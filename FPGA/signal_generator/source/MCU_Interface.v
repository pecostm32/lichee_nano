==> flow/design.v <==
module mcu_interface
(
  input i_main_clk,             
  input i_data_strobe,          
  input i_control_strobe,       
  input [7:0] i_data,
  output [47:0] o_channel1_negative_signal_step,
  output [47:0] o_channel1_positive_signal_step,  
  output [47:0] o_channel1_signal_phase_add,  
  output [47:0] o_channel1_signal_control,
  output [47:0] o_channel2_negative_signal_step,
  output [47:0] o_channel2_positive_signal_step,  
  output [47:0] o_channel2_signal_phase_add,
  output [47:0] o_channel2_signal_control,
  output o_reset_signal_phase_registers,  
  output o_load_channel1_step_registers,  
  output o_add_channel1_signal_phase,  
  output o_load_channel2_step_registers,
  output o_add_channel2_signal_phase
);
  reg ireg_i_data_strobe    = 1;
  reg ireg_i_control_strobe = 1;
  reg dly_i_data_strobe    = 1;
  reg dly_i_control_strobe = 1;
  reg [7:0] ireg_i_data = 0;
  reg [47:0] long_data_reg = 0;
  reg [47:0] control_data_reg[0:7];
  reg [7:0] control_strobe;
  wire shift_8_48_data = ( !ireg_i_data_strobe && dly_i_data_strobe );
  wire load_into_control_reg = ( !ireg_i_control_strobe && dly_i_control_strobe ) && ( ireg_i_data < 8 );
  wire set_control_strobe = ( !ireg_i_control_strobe && dly_i_control_strobe ) && ( ireg_i_data >= 8 ) && ( ireg_i_data < 16 );
  always@(posedge i_main_clk)
    begin
      ireg_i_data_strobe       <= i_data_strobe;
      ireg_i_control_strobe    <= i_control_strobe;
      ireg_i_data              <= i_data;
      dly_i_data_strobe    <= ireg_i_data_strobe;
      dly_i_control_strobe <= ireg_i_control_strobe;
      if(shift_8_48_data) long_data_reg <= { long_data_reg[39:0], ireg_i_data[7:0] };      
      if(load_into_control_reg) control_data_reg[ireg_i_data[2:0]] <= long_data_reg;      
      if(set_control_strobe)            
        control_strobe[ireg_i_data[2:0]] <= 1'b1;      
      else
        control_strobe <= 8'h0;
    end
  assign o_channel1_negative_signal_step = control_data_reg[0];
  assign o_channel1_positive_signal_step = control_data_reg[1];
  assign o_channel1_signal_phase_add     = control_data_reg[2];
  assign o_channel1_signal_control       = control_data_reg[3];
  assign o_channel2_negative_signal_step = control_data_reg[4];
  assign o_channel2_positive_signal_step = control_data_reg[5];  
  assign o_channel2_signal_phase_add     = control_data_reg[6];
  assign o_channel2_signal_control       = control_data_reg[7];
  assign o_load_channel1_step_registers = control_strobe[0];
  assign o_add_channel1_signal_phase    = control_strobe[1];
  assign o_load_channel2_step_registers = control_strobe[4];
  assign o_add_channel2_signal_phase    = control_strobe[5];
  assign o_reset_signal_phase_registers = control_strobe[7];  
endmodule
# Step by step through the tools: mcu_interface
# What the tools print for mcu_interface, step after step.
# Line numbers count from 1 in the design file above.
# Operators carry their Yosys type and port widths (W data, S select, Z words).
# Not given: --
# inputs
top	mcu_interface
clk_port	i_main_clk
lib	sky130hd
corner	tt_025C_1v80

# Elaborated design
# Yosys after proc, flatten, opt, wreduce and memory -nomap, before mapping. Enables and synchronous resets that opt folds into registers are not counted as muxes. Memory bits, and registers merged into a memory's read port (data or address), are not among the register bits. Print and check cells are not counted. Equal cells are merged and count once.
# Memory sizes are those after Yosys's memory passes, which may raise the word count (mostly to a power of two), join words into wider ones and drop unused or constant bits.
# word_totals
register_bits	68
ram_bits	384
memories	1
out_inout_bits	389
elab_cells	26
# op_classes
n_addsub	1
compare	3
n_shift	1
muxes	3
n_logic	3
reduce_and_logical	7
# mem_list
memory	size	word_bits	line	rtl
control_data_reg	8	48	27	reg [47:0] control_data_reg[0:7];
# op_table
cell	n
$mux W48	1
$shift A1 B4 Y8 const A	1
$ge A8 B4 Y1 const B	1
$lt A8 B4 Y1 const B	1
$lt A8 B5 Y1 const B	1
$and A8 B8 Y8	1
$or A8 B8 Y8	1
$not A8 Y8	1
$logic_and A1 B1 Y1	5
$neg A3 Y4	1
$mux W3	1
$logic_not A1 Y1	2
$mux W1	1

# Longest topological paths
# Longest topological path by Yosys (ltp), each cell counted once; first at word level (registers and memories cut), then after technology mapping (sequential cells cut; the memories' decode and read muxes count).
# logic_depth
ltp_word	5
ABC_AREA	0
ltp_mapped	5
depth_no_buf	5

# Mapped cells and area
# The flow's flattened synthesis, as Yosys stat reports it; memories are mapped. The netlist is that of the ABC_AREA named above (0 if unset); the other value can give another one.
# mapped
stdcells	488
mapped_area_um2	13560.5
seq_area_um2	13312.8
ff_cells	449
n_buf	1
# by_type
cell	n	area_total_um2
sky130_fd_sc_hd__edfxtp_1	432	1.3E+04
sky130_fd_sc_hd__dfxtp_1	17	340.326
sky130_fd_sc_hd__nor2_1	14	52.55
sky130_fd_sc_hd__ha_1	3	37.536
sky130_fd_sc_hd__nor4b_4	1	23.773
sky130_fd_sc_hd__a21oi_1	4	20.019
sky130_fd_sc_hd__or3_1	3	18.768
sky130_fd_sc_hd__a31oi_1	2	12.512
sky130_fd_sc_hd__nor4_2	1	12.512
sky130_fd_sc_hd__nand3_1	2	10.01
sky130_fd_sc_hd__nand3_2	1	10.01
sky130_fd_sc_hd__xnor2_1	1	8.758
sky130_fd_sc_hd__xor2_1	1	8.758
sky130_fd_sc_hd__nand3b_1	1	7.507
sky130_fd_sc_hd__nor2b_1	1	6.256
sky130_fd_sc_hd__nor4_1	1	6.256
sky130_fd_sc_hd__buf_2	1	5.005
sky130_fd_sc_hd__inv_1	1	3.754
sky130_fd_sc_hd__inv_2	1	3.754

# Worst setup path after synthesis
# Source: OpenSTA report_checks on the synthesized netlist (no wires, ideal clock, input and output delay 20% of the period each), path of least setup slack; recovery checks are left aside. Register names are those of the netlist, which keeps one name where synthesis merged equal registers.
# synth_path
kind	flip-flop to flip-flop
startpoint	register ireg_i_control_strobe
endpoint	memory control_data_reg[4][0]
period_ps	7330
setup_ps	573
t_first_pin_ps	0
arrival_time_ps	5337
t_required_ps	6757
slack_ps	1420
path_delay_ps	5910
stages	4
n_path_buf	0
synth_period_reached_ps	5910
# "path_delay_ps" = arrival - input delay + setup time.
# "stages": output pins that drive a net of the path, with the launching flip-flop's if there is one; two outputs of one cell count as two.
# "synth_period_reached_ps" = period - worst setup slack (recovery checks aside). The figure is calculated, with input and output delays left at 20% of the set period.
# Between the ends stands the longest chain of elaborated cells between them, by number of cells; it is not shown to be the way that was timed. Of several equally long chains one is given.
# Each line given opens the expression or statement behind the cell; cells for indexed reads and writes are added by Yosys, which also makes memories of some case tables.
# The path ends at the enable pin of a flip-flop; only ways to that pin are counted.
# synth_between
path_cell_list	sky130_fd_sc_hd__dfxtp_1 > sky130_fd_sc_hd__nor4b_4 > sky130_fd_sc_hd__nand3_2 > sky130_fd_sc_hd__nor4_1
elab_chain_cells	4
cone_cells	5
cone_classes	2 x mux; 3 x reduce/logical
# synth_rtl
item	line	rtl
from (decl)	22	reg ireg_i_control_strobe = 1;
from (assign)	35	ireg_i_control_strobe    <= i_control_strobe;
$logic_not A1 Y1	30	wire load_into_control_reg = ( !ireg_i_control_strobe && dly_i_control_strobe ) && ( ireg_i_data < 8 );
$logic_and A1 B1 Y1 (2 in a row)	30
$mux W3	40	if(load_into_control_reg) control_data_reg[ireg_i_data[2:0]] <= long_data_reg;
to (decl)	27	reg [47:0] control_data_reg[0:7];

# Worst path after layout
# Path of least setup slack in the final report of run 1 (OpenROAD, finished layout, wires in). Where an end is a register, its clock arrival counts in the times.
# The path's times are printed in steps of 10 ps; the period is the one set.
# layout_path
kind	flip-flop to output port
startpoint	memory control_data_reg[1][2]
endpoint	output port o_channel1_positive_signal_step[2]
period_ps	8450
output_delay_ps	1690
t_first_pin_ps	520
arrival_time_ps	1490
t_required_ps	6760
slack_ps	5270
stages	2
n_path_buf	1
# Between the ends stands the longest chain of elaborated cells between them, by number of cells; it is not shown to be the way that was timed. Of several equally long chains one is given.
# The chain passes a memory read, where the word-level depth is cut; so it can be longer than that depth.
# layout_between
path_cell_list	sky130_fd_sc_hd__edfxtp_1 > sky130_fd_sc_hd__clkdlybuf4s50_1
elab_chain_cells	1
cone_cells	1
cone_classes	1 x memory
# layout_rtl
item	line	rtl
from (decl)	27	reg [47:0] control_data_reg[0:7];
$mem_v2 Z8 W48	27
to (decl)	8	output [47:0] o_channel1_positive_signal_step,

# Record of 2 stored runs of the RTL-to-layout flow on mcu_interface, platform sky130hd. The runs are unordered. Constraints: input delay and output delay 20% of the set period each, output load 0.01 pF.
# "achievedPeriod_ps" means the clock period less the worst setup slack. The figure is calculated, with input and output delays left at 20% of the set period.
# "worst_path_ps" means the part of the period allowed to the worst setup path (the constraints hold back 20% at inputs and 20% at outputs) less its slack; where the path has registers, the arrival times of their clocks count too.
# "total_power_uw" is the tool's figure for a default switching activity; nothing was simulated.
# "worst_path_ps" is known to 10 ps.
# A setting shown as n/a is not set for that run.
run	period_ns	CORE_UTILIZATION	SETUP_SLACK_MARGIN	CELL_PAD_IN_SITES_GLOBAL_PLACEMENT	TNS_END_PERCENT	GPL_ROUTABILITY_DRIVEN	SLEW_MARGIN	MIN_ROUTING_LAYER	MAX_ROUTING_LAYER	CAP_MARGIN	CORE_MARGIN	achievedPeriod_ps	utilization_pct	worst_hold_slack_ps	design.die.area_um2	ys_area_um2	worst_path_ps	worstPathKind	post_route_stdcell_area_um2	ws_setup_ps	tns_setup_ps	total_power_uw
run 1	8.45	60	1.84	1	5	0	5	met1	met4	20	2	3180	86.1	398	23819.3	13560.5	1490	flip-flop to output port	19309.8	5270	0	4223
run 2	6.63	40	n/a	n/a	n/a	n/a	20	n/a	n/a	20	2	2784	58.7	386	35389.1	13560.5	1460	flip-flop to output port	19645.1	3846	0	5539
